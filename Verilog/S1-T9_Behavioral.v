==> flow/design.v <==
module traffic_light_controller(
    input wire clk,   
    input wire rst,   
    input wire [1:0] traffic_NS,   
    input wire [1:0] traffic_EW,   
    output reg [1:0] NS_light,     
    output reg [1:0] EW_light      
);
localparam LOW = 2'b00;
localparam MODERATE = 2'b01;
localparam HIGH = 2'b10;
localparam LOW_GREEN = 7;
localparam MOD_GREEN = 14;
localparam HIGH_GREEN = 21;
localparam YELLOW_TIME = 1;
localparam RED = 2'b00;
localparam YELLOW = 2'b01;
localparam GREEN = 2'b10;
reg [4:0] counter;   
reg [1:0] state;   
always @(posedge clk or posedge rst) begin
    if (rst) begin
        counter <= 0;
        state <= 2'b00;
        NS_light <= GREEN;
        EW_light <= RED;
    end else begin
        case (state)
            2'b00: begin   
                case (traffic_NS)
                    LOW: if (counter < LOW_GREEN) counter <= counter + 1;
                    MODERATE: if (counter < MOD_GREEN) counter <= counter + 1;
                    HIGH: if (counter < HIGH_GREEN) counter <= counter + 1;
                endcase
                if ((traffic_NS == LOW && counter == LOW_GREEN) ||
                    (traffic_NS == MODERATE && counter == MOD_GREEN) ||
                    (traffic_NS == HIGH && counter == HIGH_GREEN)) begin
                    NS_light <= YELLOW;   
                    EW_light <= RED;
                    counter <= 0;
                    state <= 2'b01;
                end
            end
            2'b01: begin   
                if (counter < YELLOW_TIME) counter <= counter + 1;
                else begin
                    NS_light <= RED;
                    EW_light <= GREEN;
                    counter <= 0;
                    state <= 2'b10;
                end
            end
            2'b10: begin   
                case (traffic_EW)
                    LOW: if (counter < LOW_GREEN) counter <= counter + 1;
                    MODERATE: if (counter < MOD_GREEN) counter <= counter + 1;
                    HIGH: if (counter < HIGH_GREEN) counter <= counter + 1;
                endcase
                if ((traffic_EW == LOW && counter == LOW_GREEN) ||
                    (traffic_EW == MODERATE && counter == MOD_GREEN) ||
                    (traffic_EW == HIGH && counter == HIGH_GREEN)) begin
                    EW_light <= YELLOW;   
                    counter <= 0;
                    state <= 2'b11;
                end
            end
            2'b11: begin   
                if (counter < YELLOW_TIME) counter <= counter + 1;
                else begin
                    EW_light <= RED;
                    NS_light <= GREEN;
                    counter <= 0;
                    state <= 2'b00;
                end
            end
        endcase
    end
end
endmodule
Reports on traffic_light_controller --
The steps from the RTL of traffic_light_controller to its reports follow in flow order. Line numbers count from 1 in the design file above. Cell names lack the library's common part. The mark -- stands for no value.
Design: top module traffic_light_controller, clock clk, standard-cell library sky130hd, library corner tt_025C_1v80

Word level --
Yosys after proc, flatten, opt, wreduce and memory -nomap, before mapping. Memory bits, and registers merged into a memory's read port (data or address), are not among the register bits. Print and check cells are not counted. Equal cells are merged and count once.
Storage and ports: flip-flop bits (word level) 11, output and inout bits 4
Operators by class: add/sub/neg operators 1, $lt $le $gt $ge 4, eq/ne operators 16, muxes and demuxes 18, reduce/logical cells 19
Operators with widths (number):
- parallel mux 5 bit (select 3 bit) | 3
- 2-to-1 mux 5 bit | 6
- parallel mux 2 bit (select 4 bit) | 2
- 2-to-1 mux 2 bit | 6
- inequality test 5 bit (second input constant) | 2
- == test 2 bit (second input constant) | 4
- inequality test 2 bit (second input constant) | 4
- logical AND 1 bit | 6
- == test 2 x 1 -> 1 bit (second input constant) | 3
- zero test 2 bit | 3
- parallel mux 2 bit (select 3 bit) | 1
- adder 5 x 1 -> 5 bit (second input constant) | 1
- less-than comparator 5 x 1 -> 1 bit (second input constant) | 1
- less-than comparator 5 x 3 -> 1 bit (second input constant) | 1
- == test 5 x 3 -> 1 bit (second input constant) | 1
- less-than comparator 5 x 4 -> 1 bit (second input constant) | 1
- == test 5 x 4 -> 1 bit (second input constant) | 1
- less-than comparator 5 bit (second input constant) | 1
- == test 5 bit (second input constant) | 1
- AND reduction 5 bit | 1
- logical OR 1 bit | 4
- AND reduction 4 bit | 1
- nonzero test 4 bit | 1
- AND reduction 3 bit | 1
- nonzero test 3 bit | 1
- OR reduction 2 bit | 1

Depth --
Longest topological path by Yosys (ltp), each cell counted once; first at word level (registers and memories cut), then after technology mapping (sequential cells cut; the memories' decode and read muxes count).
Depth: depth in word-level cells 6, ABC_AREA 0, depth in mapped cells 8, gate-level depth less buffers 7

Mapped cells and area --
Source: synth_stat.txt of the flow (Yosys; design flattened, memories mapped). It holds for the ABC_AREA given above (unset counts as 0); a run with the other value may have another netlist. Totals and module areas in this step are rounded.
Synthesis totals: cells in the netlist 159, mapped area 1290 sq um, area of sequential cells 328 sq um, mapped flip-flops 13
Cells by type:
- dfrtp_1 | number 11, total area 275.264 sq um
- ha_1 | number 9, total area 112.608 sq um
- inv_1 | number 17, total area 63.811 sq um
- o21ai_0 | number 11, total area 55.053 sq um
- dfstp_2 | number 2, total area 52.55 sq um
- a221oi_1 | number 5, total area 43.792 sq um
- a22o_1 | number 5, total area 43.792 sq um
- nor2_1 | number 11, total area 41.29 sq um
- a21boi_0 | number 5, total area 37.536 sq um
- nand2_1 | number 10, total area 37.536 sq um
- a21oi_1 | number 6, total area 30.029 sq um
- o32a_1 | number 3, total area 30.029 sq um
- nor3_1 | number 5, total area 25.024 sq um
- o22ai_1 | number 4, total area 25.024 sq um
- a211oi_1 | number 3, total area 22.522 sq um
- a22oi_1 | number 3, total area 22.522 sq um
- and4b_1 | number 2, total area 20.019 sq um
- mux2i_1 | number 2, total area 20.019 sq um
Not listed: further types 31, cells in them 45.

Worst setup path after synthesis --
OpenSTA on the mapped netlist: ideal clock, no wires. The path of least setup slack (recovery checks aside). Input and output delay are each 20% of the period. Register names are those of the netlist, which keeps one name where synthesis merged equal registers.
Timing path after synthesis: path kind reg2reg, start point reg counter[1], end point reg EW_light[0], clock period 3.55 ns, library setup time 0.121 ns, time at the first pin 0.000 ns, data arrival time 2.432 ns, data required time 3.429 ns, path slack 0.997 ns, delay of the path 2.553 ns, stages on the path 9, path buffers 1, synthesis period reached 2.553 ns
"delay of the path" = arrival - input delay + setup time. "stages on the path": output pins that drive a net of the path, with the launching flip-flop's if there is one; two outputs of one cell count as two. "synthesis period reached" = period - worst setup slack (recovery checks aside). The figure is calculated, with input and output delays left at 20% of the set period. The rows between start and end are the longest chain of elaborated cells between them; the timing report does not say that the signal goes this way. Where chains are equally long, one stands for them. A line is the first line of the expression or statement that the cell stems from. Yosys adds cells for indexed reads and writes and turns some case tables into memories. At most two assigning lines are given for a register; there are more.
On the way, after synthesis: cell sequence dfrtp_1 -> clkbuf_1 -> inv_1 -> ha_1 -> and4b_4 -> a222oi_1 -> a22oi_1 -> a21o_1 -> a22o_1, cells in the longest elaborated chain 6
Ends and longest elaborated chain, after synthesis:
- start: declaration | line 19 | reg [4:0] counter;
- start: assignment | line 31 | LOW: if (counter < LOW_GREEN) counter <= counter + 1;
- start: assignment | line 32 | MODERATE: if (counter < MOD_GREEN) counter <= counter + 1;
- == test 5 x 3 -> 1 bit | line 59 | if ((traffic_EW == LOW && counter == LOW_GREEN) ||
- logical AND 1 bit | line 59
- logical OR 1 bit x2 | line 59
- 2-to-1 mux 2 bit | line 59
- parallel mux 2 bit (select 4 bit) | line 28 | case (state)
- end: assignment | line 26 | EW_light <= RED;
- end: assignment | line 39 | EW_light <= RED;
- end: declaration | line 7 | output reg [1:0] EW_light

Worst path after layout --
From the final timing report of run B: the path of least setup slack in the routed layout; clock arrival at registers is part of the times.
Timing path post-layout: path kind in2reg, start point in traffic_NS[0], end point reg EW_light[0], clock period 2.94 ns, library setup time 0.11 ns, time at the first pin 0.59 ns, data arrival time 2.65 ns, data required time 3.11 ns, path slack 0.46 ns, stages on the path 7, path buffers 1
The rows between start and end are the longest chain of elaborated cells between them; the timing report does not say that the signal goes this way. Where chains are equally long, one stands for them. At most two assigning lines are given for a register; there are more.
On the way, post-layout: cell sequence clkdlybuf4s50_1 -> inv_1 -> ha_1 -> a222oi_1 -> a22oi_1 -> a21o_1 -> a22o_1, cells in the longest elaborated chain 6
Ends and longest elaborated chain, post-layout:
- start: declaration | line 4 | input wire [1:0] traffic_NS,
- zero test 2 bit | line 35 | if ((traffic_NS == LOW && counter == LOW_GREEN) ||
- logical AND 1 bit | line 35
- logical OR 1 bit x2 | line 35
- 2-to-1 mux 2 bit | line 35
- parallel mux 2 bit (select 4 bit) | line 28 | case (state)
- end: assignment | line 26 | EW_light <= RED;
- end: assignment | line 39 | EW_light <= RED;
- end: declaration | line 7 | output reg [1:0] EW_light

Add stored flow runs of traffic_light_controller

Module traffic_light_controller, platform sky130hd: 2 stored runs of the flow (Yosys, OpenROAD) with differing settings, in no particular order. Input and output delays are each 20% of the period that was set; the output load is 0.01 pF.
"period achieved" is the run's clock period less its worst setup slack. It is reckoned from that one timing run; input and output delays stay at 20% of the period that was set.
By "allowed time less slack (worst setup path)" is meant the share of the clock period that the worst setup path is allowed (20% is reserved at inputs, 20% at outputs), minus its slack. Clock arrival times at its registers enter into it.
The results are shown rounded.

* Run A | settings: period_ns 2.25; CORE_UTILIZATION 68; PLACE_DENSITY_LB_ADDON 0.19; CORE_MARGIN 6; ABC_AREA 0; CTS_CLUSTER_SIZE 89; CTS_CLUSTER_DIAMETER 274; MAX_ROUTING_LAYER met5; CAP_MARGIN 20; SLEW_MARGIN 20 | not finished: clock tree synthesis ended with error DPL-0033
* Run B | settings: period_ns 2.94; SETUP_SLACK_MARGIN -0.23; CAP_MARGIN 20; CORE_MARGIN 2; CORE_UTILIZATION 40; SLEW_MARGIN 20 | results: Yosys chip area after synthesis 1290 sq um; area of the die 3710 sq um; allowed time less slack (worst setup path) 1.89 ns; worst setup path type in2reg; standard-cell area after routing 1490 sq um; total negative slack 0.000 ns; setup slack of the worst path 0.457 ns; utilization after layout 48.8 %; period achieved 2.483 ns
